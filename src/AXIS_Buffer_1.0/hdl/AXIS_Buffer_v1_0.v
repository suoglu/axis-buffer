==> flow/design.v <==
`timescale 1 ns / 1 ps
  module AXIS_Buffer_v1_0 #(
    parameter BUFFERING_O_EN = 0,
    parameter TLAST_EN = 0,
    parameter TSTRB_EN = 0,
    parameter DROP_COUNTER_EN = 0,
    parameter DROP_COUNTER_WIDTH = 32,
    parameter SLAVE_ALWAYS_READY = 0,
    parameter C_S00_AXIS_TDATA_WIDTH = 32,
    parameter C_M00_AXIS_TDATA_WIDTH = 32
  )(
    input  axis_aclk,
    input  axis_aresetn,
    output buffering,
    output [DROP_COUNTER_WIDTH-1:0] dropped,
    input dropped_reset,
    input  s00_axis_tvalid,
    output s00_axis_tready,
    input  s00_axis_tlast,
    input [C_S00_AXIS_TDATA_WIDTH-1:0] s00_axis_tdata,
    input [(C_S00_AXIS_TDATA_WIDTH/8)-1:0] s00_axis_tstrb,
    output m00_axis_tvalid,
    input  m00_axis_tready,
    output m00_axis_tlast,
    output [C_M00_AXIS_TDATA_WIDTH-1:0] m00_axis_tdata,
    output [(C_M00_AXIS_TDATA_WIDTH/8)-1:0] m00_axis_tstrb
  );
    localparam PASS = 1'b0,
             BUFFER = 1'b1;
    reg state;
    wire pass = (state == PASS);
    assign s00_axis_tready  = (SLAVE_ALWAYS_READY) ? 1'b1 : pass;
    assign m00_axis_tvalid  = ~pass|s00_axis_tvalid;
    always@(posedge axis_aclk) begin
      if(~axis_aresetn) begin
        state <= PASS;
      end else case(state)
          PASS: state <= (~m00_axis_tready & s00_axis_tvalid) ? BUFFER : PASS;
        BUFFER: state <= (~m00_axis_tready)                   ? BUFFER : PASS;
      endcase
    end
    generate
      if(BUFFERING_O_EN) begin
        assign buffering = ~pass;
      end
    endgenerate
    generate
      if(DROP_COUNTER_EN) begin
        reg [DROP_COUNTER_WIDTH-1:0] dropped_counter;
        always@(posedge axis_aclk or posedge dropped_reset)
          if(dropped_reset) begin
            dropped_counter <= 0;
          end else begin
            dropped_counter <= dropped_counter + {{DROP_COUNTER_WIDTH-1{1'b0}},(~pass & s00_axis_tvalid)};
          end
        assign dropped = dropped_counter;
      end
    endgenerate
    generate
      if(TLAST_EN) begin
        reg tlast_reg;
        always@(posedge axis_aclk) begin
          if(~axis_aresetn) begin
            tlast_reg <= 0;
          end else begin
            tlast_reg <= (pass) ? s00_axis_tlast : tlast_reg;
          end
        end
        assign m00_axis_tlast = (pass) ? s00_axis_tlast : tlast_reg;
      end
    endgenerate
    generate
      if(TSTRB_EN) begin
        reg [(C_S00_AXIS_TDATA_WIDTH/8)-1:0] tstrb_reg;
        always@(posedge axis_aclk) begin
          if(~axis_aresetn) begin
            tstrb_reg <= 0;
          end else begin
            tstrb_reg <= (pass) ? s00_axis_tstrb : tstrb_reg;
          end
        end
        assign m00_axis_tstrb = (pass) ? s00_axis_tstrb : tstrb_reg;
      end
    endgenerate
    reg [C_S00_AXIS_TDATA_WIDTH-1:0] data_reg;
    always@(posedge axis_aclk) begin
      if(~axis_aresetn) begin
        data_reg <= 0;
      end else begin
        data_reg <= (pass) ? s00_axis_tdata : data_reg;
      end
    end
    assign m00_axis_tdata = (pass) ? s00_axis_tdata : data_reg;
  endmodule
# From RTL to reports: AXIS_Buffer_v1_0
# The steps from the RTL of AXIS_Buffer_v1_0 to its reports follow in flow order.
# Line numbers count from 1 in the design file above.
# Operators carry their Yosys type and port widths (W data, S select, Z words).
# Library cell names are shortened.
# The mark n/a stands for no value.
[inputs]
design = "AXIS_Buffer_v1_0"
clk_port = "axis_aclk"
lib = "sky130hd"
corner = "tt_025C_1v80"

# After elaboration
# Yosys after proc, flatten, opt, wreduce and memory -nomap, before mapping. Enables and synchronous resets that opt folds into registers are not counted as muxes. Memory bits, and registers merged into a memory's read port (data or address), are not among the register bits. Print and check cells are not counted. Equal cells are merged and count once.
[classes]
n_mux = 4
logic = 4
[op_table]
columns = ["cell", "count"]
rows = [
  ["$mux W32", 1],
  ["$not A1 Y1", 2],
  ["$pmux W1 S2", 1],
  ["$mux W1", 2],
  ["$and A1 B1 Y1", 1],
  ["$or A1 B1 Y1", 1],
]
[word_totals]
out_inout_bits = 72
wordCells = 10
register_bits = 33
inputBits = 42

# Longest topological paths
# Depth = most cells in a row (Yosys ltp): at word level without a register or memory, in the mapped netlist without a sequential cell, where the memories' decode and read muxes count.
[logic_depth]
depth_word = 4
abc_area = 0
mapped_depth = 4
depth_no_buf = 2

# Netlist
# Yosys stat after the flow's synthesis: flattened, memories mapped to cells. It holds for the ABC_AREA given above (unset counts as 0); a run with the other value may have another netlist.
[by_type]
columns = ["cell", "count"]
rows = [
  ["dfxtp_1", 33],
  ["mux2_4", 28],
  ["buf_4", 38],
  ["and2_1", 28],
  ["mux2_2", 4],
  ["buf_12", 2],
  ["and2_4", 4],
  ["buf_8", 1],
  ["buf_6", 1],
  ["clkbuf_1", 3],
  ["and3b_1", 1],
  ["or2_1", 1],
  ["conb_1", 1],
  ["inv_1", 1],
]
[synth_totals]
area_um2 = 1721.7
ffs = 33
cell_count = 146

# Timing after synthesis
# Path of least setup slack by OpenSTA after synthesis, without wires, with an ideal clock, recovery checks aside; 20% of the period is set as input and as output delay. Where synthesis merged equal registers, the netlist keeps one of their names.
[synth_timing]
path_type = "register to output"
start = "register state"
end = "output m00_axis_tdata[25]"
arrival_ns = 0.905
driving_pins = 4
path_delay_ns = 0.905
t_required_ns = 2.096
setup_slack_ns = 1.191
path_buffers = 2
launch_ns = 0.000
tclk_ns = 2.62
synth_period_reached_ns = 1.429
# "path_delay_ns" = arrival - input delay + setup time.
# A path that ends at an output port has no setup time.
# "driving_pins": output pins that drive a net of the path, with the launching flip-flop's if there is one; two outputs of one cell count as two.
# "synth_period_reached_ns" is the clock period less the worst setup slack; recovery checks do not enter. This is arithmetic on one report: input and output delays are still those of the set period (20% each).
# Between the ends stands the longest chain of elaborated cells between them, by number of cells; it is not shown to be the way that was timed. Of several equally long chains one is given.
# A line is the first line of the expression or statement that the cell stems from. Yosys adds cells for indexed reads and writes and turns some case tables into memories.
# A register here has more assigning lines than the two given.
[synth_between]
path_cell_list = "dfxtp_1 buf_6 buf_8 mux2_4"
elab_chain_len = 1
[synth_rtl]
columns = ["element", "line_no", "source"]
rows = [
  ["start, declared", 30, "reg state;"],
  ["start, assigned", 38, "PASS: state <= (~m00_axis_tready & s00_axis_tvalid) ? BUFFER : PASS;"],
  ["start, assigned", 39, "BUFFER: state <= (~m00_axis_tready)                   ? BUFFER : PASS;"],
  ["$mux W32", 93, "assign m00_axis_tdata = (pass) ? s00_axis_tdata : data_reg;"],
  ["end, declared", 25, "output [C_M00_AXIS_TDATA_WIDTH-1:0] m00_axis_tdata,"],
]

# Worst path after layout
# Path of least setup slack in the final report of entry B (OpenROAD, finished layout, wires in). Where an end is a register, its clock arrival counts in the times.
[layout_timing]
path_type = "register to output"
start = "register state"
end = "output m00_axis_tdata[15]"
launch_ns = 0.27
arrival_ns = 1.87
tclk_ns = 2.53
driving_pins = 4
setup_slack_ns = 0.15
path_buffers = 2
t_required_ns = 2.02
# Between the ends stands the longest chain of elaborated cells between them, by number of cells; it is not shown to be the way that was timed. Of several equally long chains one is given.
# A register here has more assigning lines than the two given.
[layout_between]
path_cell_list = "dfxtp_2 buf_12 mux2_4 clkdlybuf4s50_1"
elab_chain_len = 1
[layout_rtl]
columns = ["element", "line_no", "source"]
rows = [
  ["start, declared", 30, "reg state;"],
  ["start, assigned", 38, "PASS: state <= (~m00_axis_tready & s00_axis_tvalid) ? BUFFER : PASS;"],
  ["start, assigned", 39, "BUFFER: state <= (~m00_axis_tready)                   ? BUFFER : PASS;"],
  ["$mux W32", 93, "assign m00_axis_tdata = (pass) ? s00_axis_tdata : data_reg;"],
  ["end, declared", 25, "output [C_M00_AXIS_TDATA_WIDTH-1:0] m00_axis_tdata,"],
]

# Settings and measured results of 2 stored flow runs for module AXIS_Buffer_v1_0 (sky130hd), not sorted in any way. The constraints put input and output delay at 20% of the set period each and load the outputs with 0.01 pF.
# "timing.achieved_period_ns": clock period set for the run, less the worst setup slack. It is reckoned from that one timing run; input and output delays stay at 20% of the period that was set.
# "worst_setup_path_time_ns": the worst setup path's part of the clock period (all of it between registers, 20% less for each end at a port) less its slack. A launch clock that arrives late makes it longer, a capture clock that arrives late makes it shorter.
# "power_mw" is the tool's figure for a default switching activity; nothing was simulated.

[[run]]
name = "entry A"
[run.settings]
period_ns = 1.07
CORE_UTILIZATION = 71
PLACE_DENSITY = 0.49
CORE_MARGIN = 7
CELL_PAD_IN_SITES_GLOBAL_PLACEMENT = 3
CELL_PAD_IN_SITES_DETAIL_PLACEMENT = 2
GPL_TIMING_DRIVEN = 1
GPL_ROUTABILITY_DRIVEN = 0
CTS_CLUSTER_SIZE = 98
CAP_MARGIN = 20
SLEW_MARGIN = 20
[run.results]
outcome = "did not finish, placement stopped with GPL-0301"

[[run]]
name = "entry B"
[run.settings]
period_ns = 2.53
CORE_UTILIZATION = 44
PLACE_DENSITY_LB_ADDON = 0.17
TNS_END_PERCENT = 45
GPL_ROUTABILITY_DRIVEN = 0
CTS_CLUSTER_SIZE = 15
CAP_MARGIN = 20
CORE_MARGIN = 2
SLEW_MARGIN = 20
[run.results]
synthArea_um2 = 1721.7
die_um2 = 4428.9
final_cell_area_um2 = 2398.6
setup_worst_slack_ns = 0.153
hold_worst_slack_ns = 0.579
power_mw = 1.290
timing.achieved_period_ns = 2.377
worst_setup_path_time_ns = 1.87
worstPathKind = "register to output"
